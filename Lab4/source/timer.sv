==> flow/design.v <==
module flex_counter
#(
parameter NUM_CNT_BITS = 4
)
(
	input wire clk,
	input wire n_rst, clear,
	input wire count_enable,	
	input reg [NUM_CNT_BITS-1:0]rollover_val,
	output wire [NUM_CNT_BITS-1:0]count_out,
	output wire rollover_flag
);
reg [NUM_CNT_BITS-1:0]ahora;
reg [NUM_CNT_BITS-1:0]sig;
reg rollover_flagr;
reg cur_flag;
always_ff @ (posedge clk, negedge n_rst)
begin  
	if(1'b0 == n_rst)
	begin
		ahora[NUM_CNT_BITS-1:0] <= '0;
		cur_flag <= '0;
	end
	else
	begin
		ahora<=sig; 
		cur_flag <=  rollover_flagr;
	end
end
always_comb 
begin
	if (clear == 1'b1)
	begin
		sig = '0;
		rollover_flagr = 1'b0;
	end
	else
	begin
		if (count_enable == 1)
		begin
			sig = ahora + 1;
			if (sig == (rollover_val))
			begin
				rollover_flagr = 1'b1;
			end
			else if (sig > (rollover_val))
			begin
				rollover_flagr = 1'b0;
				sig = 1;
			end
			else
			begin
				rollover_flagr = 1'b0;
			end
		end
		else
		begin
			sig = ahora;
			if (sig >= (rollover_val))
			begin
				rollover_flagr = 1'b1;
			end
			else
			begin
				rollover_flagr = 1'b0;
			end
		end
	end
end
assign count_out = ahora;
assign rollover_flag = cur_flag;
endmodule
module timer(
input wire clk,
input wire n_rst,
input wire enable_timer,
output wire shift_strobe,
output wire packet_done);
reg q;
always_ff @ (posedge clk, negedge n_rst)
begin  
if(n_rst == 0)
q <= 0;
else
q <= enable_timer;
end
flex_counter #(4) nom (.clk(clk), .n_rst(n_rst), .count_enable(q), .clear(packet_done), .rollover_val(4'b1010), .rollover_flag(shift_strobe));
flex_counter #(4) nomnom (.clk(clk), .n_rst(n_rst), .count_enable(shift_strobe), .clear(packet_done), .rollover_val(4'b1001), .rollover_flag(packet_done)); 
endmodule
Tool chain data of timer
What the tools print for timer, step after step.
Line numbers count from 1 in the design file above.
Library cell names are shortened.
{ "design": {"top_module": "timer", "clock_port": "clk", "library": "sky130hd", "pvt_corner": "tt_025C_1v80"} }

Word-level counts
Counts by Yosys on the flattened word-level netlist (proc, flatten, opt, wreduce; memories kept). Register bits leave out memories and registers merged into their read ports (data or address). Print and check cells are left out. Cells with the same type and inputs are merged into one.
{ "bits": {"register_bits": 11, "inputBits": 3} }
{ "classes": {"n_addsub": 2, "n_cmp": 4, "equal": 2, "muxes": 16, "reduce_logical": 2} }
{ "ops": {"columns": ["cell", "n"], "rows": [
  ["4-bit 2-to-1 mux", 8],
  ["4-bit by 1-bit adder with 4-bit output (second input constant)", 2],
  ["4-bit greater-or-equal comparator (second input constant)", 2],
  ["4-bit > comparator (second input constant)", 2],
  ["4-bit equality test (second input constant)", 2],
  ["1-bit 2-to-1 mux", 8],
  ["2-bit nonzero test", 2]
]} }

Depth
Depth = most cells in a row (Yosys ltp): at word level without a register or memory, in the mapped netlist without a sequential cell, where the memories' decode and read muxes count.
{ "depth": {"word_depth": 6, "abc_area": 0, "depth_mapped": 6, "ltp_nobuf": 6} }

Mapped cells and area
Yosys stat after the flow's synthesis: flattened, memories mapped to cells. It holds for the ABC_AREA given above (unset counts as 0); a run with the other value may have another netlist.
{ "mapped": {"mapped_cells": 86, "synth_area_um2": 785.8, "ffs": 11, "buf_cells": 5} }
{ "types": {"columns": ["cell_type", "n", "type_area_um2"], "rows": [
  ["dfrtp_1", 11, 275.264],
  ["ha_1", 8, 100.096],
  ["a21oi_1", 10, 50.048],
  ["xnor2_1", 5, 43.792],
  ["nand3_1", 4, 20.019],
  ["inv_1", 5, 18.768],
  ["nand2_1", 5, 18.768],
  ["nor2_1", 5, 18.768],
  ["a2bb2oi_1", 2, 17.517],
  ["a211oi_1", 2, 15.014],
  ["buf_2", 3, 15.014],
  ["nand3b_1", 2, 15.014],
  ["o21a_1", 2, 15.014],
  ["o21ai_0", 3, 15.014],
  ["nand2b_1", 2, 12.512],
  ["a21bo_2", 1, 10.01],
  ["mux2i_1", 1, 10.01],
  ["nand3_2", 1, 10.01]
]} }
Not listed: further types 14, cells in them 14.
By module: a second synthesis without flattening, with its own total; a netlist apart from the flattened one above.
{ "unflattened": {"hier_cells": 95, "hier_area_um2": 925.9} }
Rows give one instance, submodules left out.
{ "modules": {"columns": ["module", "instances", "cells", "mod_area_um2"], "rows": [
  ["flex_counter #(NUM_CNT_BITS=4)", 2, 46, 446.7],
  ["timer", 1, 3, 32.5]
]} }

Timing after synthesis
Source: OpenSTA report_checks on the synthesized netlist (no wires, ideal clock, input and output delay 20% of the period each), path of least setup slack; recovery checks are left aside. Register names are those of the netlist, which keeps one name where synthesis merged equal registers.
{ "synth_path": {"path_kind": "register -> register", "start": "reg nom.ahora[0]", "end": "reg nom.ahora[1]", "tclk_ns": 2.76, "setup_time_ns": 0.078, "t_first_pin_ns": 0.000, "arrival_time_ns": 1.306, "t_required_ns": 2.682, "path_slack_ns": 1.375, "path_delay_ns": 1.384, "path_stages": 5, "n_path_buf": 0, "period_less_setup_slack_ns": 1.385} }
"path_delay_ns" = arrival - input delay + setup time.
"path_stages": output pins that drive a net of the path, with the launching flip-flop's if there is one; two outputs of one cell count as two.
"period_less_setup_slack_ns" = period - worst setup slack (recovery checks aside). The figure is calculated, with input and output delays left at 20% of the set period.
The rows between start and end are the longest chain of elaborated cells between them; the timing report does not say that the signal goes this way. Where chains are equally long, one stands for them.
A line is the first line of the expression or statement that the cell stems from. Yosys adds cells for indexed reads and writes and turns some case tables into memories.
{ "synth_between": {"path_cell_list": "dfrtp_1 > inv_1 > ha_1 > or3_1 > a21oi_1", "elab_chain_len": 6} }
{ "synth_lines": {"columns": ["element", "line_no", "rtl"], "rows": [
  ["start, declared", 13, "reg [NUM_CNT_BITS-1:0]ahora;"],
  ["start, assigned", 21, "ahora[NUM_CNT_BITS-1:0] <= '0;"],
  ["start, assigned", 26, "ahora<=sig;"],
  ["4-bit by 1-bit adder with 4-bit output", 41, "sig = ahora + 1;"],
  ["4-bit > comparator", 46, "else if (sig > (rollover_val))"],
  ["4-bit 2-to-1 mux", 46, null],
  ["4-bit 2-to-1 mux", 42, "if (sig == (rollover_val))"],
  ["4-bit 2-to-1 mux", 39, "if (count_enable == 1)"],
  ["4-bit 2-to-1 mux", 32, "if (clear == 1'b1)"],
  ["end, assigned", 21, null],
  ["end, assigned", 26, null],
  ["end, declared", 13, null]
]} }

Path in the finished layout
Path of least setup slack in the final report of entry A (OpenROAD, finished layout, wires in). Where an end is a register, its clock arrival counts in the times.
{ "layout_path": {"path_kind": "register -> register", "start": "reg nom.ahora[1]", "end": "reg nom.cur_flag", "tclk_ns": 0.903, "setup_time_ns": 0.07, "t_first_pin_ns": 0.28, "arrival_time_ns": 1.54, "t_required_ns": 1.11, "path_slack_ns": -0.43, "path_stages": 5, "n_path_buf": 0} }
The rows between start and end are the longest chain of elaborated cells between them; the timing report does not say that the signal goes this way. Where chains are equally long, one stands for them.
{ "layout_between": {"path_cell_list": "dfrtp_2 > ha_4 > nor4bb_1 > o21ai_1 > a21oi_1", "elab_chain_len": 5} }
{ "layout_lines": {"columns": ["element", "line_no", "rtl"], "rows": [
  ["start, declared", 13, "reg [NUM_CNT_BITS-1:0]ahora;"],
  ["start, assigned", 21, "ahora[NUM_CNT_BITS-1:0] <= '0;"],
  ["start, assigned", 26, "ahora<=sig;"],
  ["4-bit by 1-bit adder with 4-bit output", 41, "sig = ahora + 1;"],
  ["4-bit equality test", 42, "if (sig == (rollover_val))"],
  ["1-bit 2-to-1 mux", 42, null],
  ["1-bit 2-to-1 mux", 39, "if (count_enable == 1)"],
  ["1-bit 2-to-1 mux", 32, "if (clear == 1'b1)"],
  ["end, assigned", 22, "cur_flag <= '0;"],
  ["end, assigned", 27, "cur_flag <= rollover_flagr;"],
  ["end, declared", 16, "reg cur_flag;"]
]} }

# Flow runs of timer

Below are 2 stored runs of the flow (Yosys, OpenROAD; platform sky130hd) on timer, each with its settings and what was measured, unordered. Constraints: input delay and output delay 20% of the set period each, output load 0.01 pF.
"worst setup path time (ns)" means the part of the period allowed to the worst setup path (the constraints hold back 20% at inputs and 20% at outputs) less its slack; where the path has registers, the arrival times of their clocks count too.
By "finish__power__total" is meant OpenSTA's value without simulated activity: inputs other than the clock are taken to toggle once in ten clock periods, and the tool carries that through the logic.

settings of entry A
{
  "period_ns": 0.903,
  "CORE_UTILIZATION": 23,
  "PLACE_DENSITY_LB_ADDON": 0.17,
  "CORE_MARGIN": 5,
  "CELL_PAD_IN_SITES_DETAIL_PLACEMENT": 0,
  "GPL_ROUTABILITY_DRIVEN": 0,
  "CAP_MARGIN": 5,
  "MIN_ROUTING_LAYER": "met1",
  "SLEW_MARGIN": 20
}
report of entry A
yosys chip area after synthesis (um^2): 785.8
finish__design__die__area: 4685.4
finish__design__instance__area__stdcell: 1257.5
finish__design__instance__utilization: 0.3798
finish__timing__setup__ws: -0.428
finish__timing__setup__tns: -3.895
finish__timing__hold__ws: 0.228
finish__power__total: 3.419e-03
worst setup path time (ns): 1.33
worst setup path kind: register -> register

settings of entry B
{
  "period_ns": 1.95,
  "CAP_MARGIN": 20,
  "CORE_MARGIN": 2,
  "CORE_UTILIZATION": 40,
  "SLEW_MARGIN": 20
}
report of entry B
yosys chip area after synthesis (um^2): 785.8
finish__design__die__area: 2334.8
finish__design__instance__area__stdcell: 863.3
finish__design__instance__utilization: 0.4539
finish__timing__setup__ws: 0.134
finish__timing__setup__tns: 0.000
finish__timing__hold__ws: 0.456
finish__power__total: 1.016e-03
worst setup path time (ns): 1.43
worst setup path kind: register -> output
